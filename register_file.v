==> flow/design.v <==
module register_file
(
	input clk,
    input [4:0] read_register_1,
    input [4:0] read_register_2,
    input reg_write,
    input [4:0] write_register,
    input [31:0] write_data,
    output [31:0] read_data_1,
    output [31:0] read_data_2
);
    reg [31:0] register_memory [31:0]; 
	initial begin
		register_memory [0] = 32'h00000000;  
		register_memory [1] = 32'h00001111;  
		register_memory [2] = 32'h00002222;  
		register_memory [3] = 32'h00003333;  
		register_memory [4] = 32'h00004444;  
		register_memory [5] = 32'h00005555;  
		register_memory [6] = 32'h00006666;  
		register_memory [7] = 32'h00007777;  
		register_memory [8] = 32'h00008888;  
		register_memory [9] = 32'h00009999;  
		register_memory[10] = 32'h0000aaaa;  
		register_memory[11] = 32'h0000bbbb;  
		register_memory[12] = 32'h0000cccc;  
		register_memory[13] = 32'h0000dddd;  
		register_memory[14] = 32'h0000eeee;  
		register_memory[15] = 32'h0000ffff;  
		register_memory[16] = 32'h00000000;  
		register_memory[17] = 32'h00001111;  
		register_memory[18] = 32'h00002222;  
		register_memory[19] = 32'h00003333;  
		register_memory[20] = 32'h00004444;  
		register_memory[21] = 32'h00005555;  
		register_memory[22] = 32'h00006666;  
		register_memory[23] = 32'h00007777;  
		register_memory[24] = 32'h00008888;  
		register_memory[25] = 32'h00009999;  
		register_memory[26] = 32'h0000aaaa;  
		register_memory[27] = 32'h0000bbbb;  
		register_memory[28] = 32'h0000cccc;  
		register_memory[29] = 32'h0000dddd;  
		register_memory[30] = 32'h0000eeee;  
		register_memory[31] = 32'h0000ffff;  
	end
    always @(posedge clk)
        if(reg_write)
            register_memory[write_register] = write_data; 
	assign read_data_1 = (read_register_1 == 0) ? 32'h0 : register_memory[read_register_1];
    assign read_data_2 = (read_register_2 == 0) ? 32'h0 : register_memory[read_register_2];
endmodule
module tb_register_file();
	reg         tb_clk				;
    reg [4:0]   tb_read_register_1  ;
    reg [4:0]   tb_read_register_2  ;
    reg         tb_reg_write        ;
    reg [4:0]   tb_write_register   ;
    reg [31:0]  tb_write_data       ;
    wire [31:0] tb_read_data_1      ;
    wire [31:0] tb_read_data_2      ;
	initial begin 
		tb_clk = 0;
		repeat (500) begin 
			#5 tb_clk = ~ tb_clk;
		end
	end
	integer i;
    initial begin
		tb_read_register_1 = 0;
		tb_read_register_2 = 0;
		tb_write_register = 5'd8;
		tb_reg_write = 0;
		tb_write_data = 32'ha5a5a5a5;
		#10 tb_read_register_1 = 1;
		#10 tb_read_register_1 = 2;
		#10 tb_read_register_1 = 3;
		#10 tb_read_register_1 = 4;
        #10 tb_read_register_1 = 8;
        for (i=0; i<32; i=i+1 ) begin
            tb_read_register_1 = i;
            tb_read_register_2 = i+1;
            #25;
        end  
		tb_read_register_1 = 8;
		tb_read_register_2 = 8;
		#50 tb_reg_write = 1'b1;
		#10 tb_reg_write = 1'b0;
		#10 tb_read_register_1 = 9;
		#10 tb_read_register_1 = 8;
		#30;
    end
    register_file test_register_file (
		.clk 			 (tb_clk            ),
		.read_register_1 (tb_read_register_1),
		.read_register_2 (tb_read_register_2),
		.reg_write       (tb_reg_write      ),
		.write_register  (tb_write_register ),
		.write_data      (tb_write_data     ),
		.read_data_1     (tb_read_data_1    ),
		.read_data_2     (tb_read_data_2    )
	);
endmodule
Tool chain data of register_file
Tool output for the design above, in the order of the flow.
Lines are those of the file above, counted from 1.
Library cell names are shortened.
{"block": "inputs", "design": "register_file", "clock_port": "clk", "cell_library": "sky130hd", "pvt_corner": "tt_025C_1v80"}

After elaboration
Source: Yosys, flattened and elaborated, memories not mapped. Widths are those after wreduce; folded enables and synchronous resets count as part of the registers. Registers that Yosys merges into a memory's read port (data or address) are not register bits. Print and check cells do not count. Equal cells are merged and count once.
Yosys's memory passes give these memory sizes; they may raise the number of words (mostly to a power of two), join words into wider ones and drop unused or constant bits.
{"block": "bits", "memories": 1, "elab_cells": 8, "inputBits": 49, "register_bits": 0, "ramBits": 1024}
{"block": "op_classes", "n_reduce_logical": 2, "muxes": 5}
{"block": "memory_table", "memory": "register_memory", "size": 32, "word_bits": 32, "rd": 2, "write_ports": 1, "line_no": 12, "text": "reg [31:0] register_memory [31:0];"}
{"block": "op_table", "op": "32-bit 2-to-1 mux", "count": 3}
{"block": "op_table", "op": "5-bit zero test", "count": 2}
{"block": "op_table", "op": "5-bit 2-to-1 mux", "count": 1}
{"block": "op_table", "op": "1-bit 2-to-1 mux", "count": 1}

Logic depth
Yosys ltp: most cells in a row. Word level: on the elaborated netlist, between registers, memories and ports. Mapped: between sequential cells and ports; inverters and the memories' decode and read muxes count.
{"block": "depth", "depth_word": 2, "ABC_AREA": 1, "ltp_mapped": 13, "depth_no_buf": 9}

Synthesis result
Source: synth_stat.txt of the flow (Yosys; design flattened, memories mapped). It holds for the ABC_AREA given above (unset counts as 0); a run with the other value may have another netlist.
{"block": "mapped", "synth_area_um2": 52105.0, "buf_cells": 428, "stdcells": 5956, "flip_flops": 1024}
{"block": "by_type", "type": "edfxtp_1", "count": 1024}
{"block": "by_type", "type": "nand2_1", "count": 2084}
{"block": "by_type", "type": "nand3_1", "count": 904}
{"block": "by_type", "type": "nor2_1", "count": 734}
{"block": "by_type", "type": "o21ai_0", "count": 329}
{"block": "by_type", "type": "buf_2", "count": 238}
{"block": "by_type", "type": "a21oi_1", "count": 169}
{"block": "by_type", "type": "buf_6", "count": 43}
{"block": "by_type", "type": "inv_1", "count": 128}
{"block": "by_type", "type": "o21ai_1", "count": 86}
{"block": "by_type", "type": "o211ai_1", "count": 37}
{"block": "by_type", "type": "buf_4", "count": 34}
{"block": "by_type", "type": "clkbuf_1", "count": 68}
{"block": "by_type", "type": "buf_1", "count": 43}
{"block": "by_type", "type": "o22ai_1", "count": 14}
{"block": "by_type", "type": "and3_1", "count": 9}
{"block": "by_type", "type": "nor2_4", "count": 2}
{"block": "by_type", "type": "buf_8", "count": 1}
Not listed: further types 6, cells in them 9.

Timing after synthesis
Path of least setup slack by OpenSTA after synthesis, without wires, with an ideal clock, recovery checks aside; 20% of the period is set as input and as output delay. Where synthesis merged equal registers, the netlist keeps one of their names.
{"block": "synth_timing", "kind": "input to register", "from": "input write_register[0]", "to": "memory register_memory[0][0]", "n_path_buf": 0, "delay_ns": 2.076, "slack_ns": 1.748, "driving_pins": 3, "t_arrival_ns": 2.611, "tclk_ns": 4.78, "launch_ns": 0.956, "period_less_setup_slack_ns": 3.032}
"delay_ns" is the arrival time less input delay plus setup time.
"driving_pins" counts driving pins, that of a launching flip-flop among them; a cell with two outputs on the path counts twice.
"period_less_setup_slack_ns" is the clock period less the worst setup slack; recovery checks do not enter. This is arithmetic on one report: input and output delays are still those of the set period (20% each).
The rows between start and end are the longest chain of elaborated cells between them; the timing report does not say that the signal goes this way. Where chains are equally long, one stands for them.
Each line given opens the expression or statement behind the cell; cells for indexed reads and writes are added by Yosys, which also makes memories of some case tables.
{"block": "synth_between", "path_cell_list": "inv_1 > nand3_1 > nor2_1", "elab_chain_cells": 1, "cone_cells": 1, "lines_between": 1, "classes_between": "mux: 1"}
{"block": "synth_rtl", "item": "start, declared", "line_no": 7, "text": "input [4:0] write_register,"}
{"block": "synth_rtl", "item": "5-bit 2-to-1 mux", "line_no": 48, "text": "if(reg_write)"}
{"block": "synth_rtl", "item": "end, declared", "line_no": 12, "text": "reg [31:0] register_memory [31:0];"}

Worst path after layout
From the final timing report of stored run 1: the path of least setup slack in the routed layout; clock arrival at registers is part of the times.
{"block": "layout_timing", "kind": "input to output", "from": "input read_register_2[0]", "to": "output read_data_2[8]", "slack_ns": -0.47, "tclk_ns": 2.09, "out_delay_ns": 0.42, "n_path_buf": 6, "launch_ns": 0.42, "driving_pins": 14, "t_arrival_ns": 2.15}
The rows between start and end are the longest chain of elaborated cells between them; the timing report does not say that the signal goes this way. Where chains are equally long, one stands for them.
The chain passes a memory read, where the word-level depth is cut; so it can be longer than that depth.
{"block": "layout_between", "path_cell_list": "buf_16 > buf_4 > buf_12 > bufbuf_16 > nor2_1 > nor2_1 > o21ai_1 > nand2_1 > nand2_1 > nand3_2 > nor2_2 > nor2_2 > buf_6 > buf_6", "elab_chain_cells": 2, "cone_cells": 3, "lines_between": 2, "classes_between": "mux: 1; reduce/logical: 1; memory: 1"}
{"block": "layout_rtl", "item": "start, declared", "line_no": 5, "text": "input [4:0] read_register_2,"}
{"block": "layout_rtl", "item": "memory 32 x 32 bit", "line_no": 12, "text": "reg [31:0] register_memory [31:0];"}
{"block": "layout_rtl", "item": "32-bit 2-to-1 mux", "line_no": 51, "text": "assign read_data_2 = (read_register_2 == 0) ? 32'h0 : register_memory[read_register_2];"}
{"block": "layout_rtl", "item": "end, declared", "line_no": 10, "text": "output [31:0] read_data_2"}

Appendix: measured runs

Flow measurements of register_file on sky130hd: 2 stored runs with different settings, listed in no order. Input and output delays are each 20% of the period that was set; the output load is 0.01 pF.
"achievedPeriod_ns" means the clock period less the worst setup slack. The figure is calculated, with input and output delays left at 20% of the set period.
"timing.worst_path_ns" = time allowed to the worst setup path (clock period - input delay - output delay, where it has them) - its slack; a late launch clock adds to it, a late capture clock takes from it.
"power.total_w" is the tool's figure for a default switching activity; nothing was simulated.

{"run": "stored run 1", "settings": { "period_ns": 2.09, "CORE_UTILIZATION": 36, "PLACE_DENSITY_LB_ADDON": 0.18, "CELL_PAD_IN_SITES_GLOBAL_PLACEMENT": 2, "ABC_AREA": 1, "CTS_CLUSTER_SIZE": 71, "MAX_ROUTING_LAYER": "met4", "CAP_MARGIN": 20, "CORE_MARGIN": 2, "SLEW_MARGIN": 20 }, "results": { "post_route_util_frac": 0.488, "die_footprint_um2": 147794.0, "ws_setup_ns": -0.474, "yosys_chip_area_um2": 52105.0, "achievedPeriod_ns": 2.564, "timing.worst_path_ns": 1.73, "critical_path_type": "input to output", "power.total_w": 0.051127, "ws_hold_ns": 0.488, "tns_ns": -21.788 }}
{"run": "stored run 2", "settings": { "period_ns": 2.68, "CORE_UTILIZATION": 15, "PLACE_DENSITY_LB_ADDON": 0.07, "CORE_ASPECT_RATIO": 1.44, "CORE_MARGIN": 4, "CELL_PAD_IN_SITES_GLOBAL_PLACEMENT": 2, "TNS_END_PERCENT": 90, "CTS_CLUSTER_SIZE": 57, "CAP_MARGIN": 20, "MIN_ROUTING_LAYER": "met2", "MAX_ROUTING_LAYER": "met4", "SLEW_MARGIN": 20 }, "results": { "post_route_util_frac": 0.221, "die_footprint_um2": 322231.0, "ws_setup_ns": -0.667, "yosys_chip_area_um2": 46960.0, "achievedPeriod_ns": 3.347, "timing.worst_path_ns": 2.27, "critical_path_type": "input to output", "power.total_w": 0.040592, "ws_hold_ns": 0.573, "tns_ns": -28.350 }}
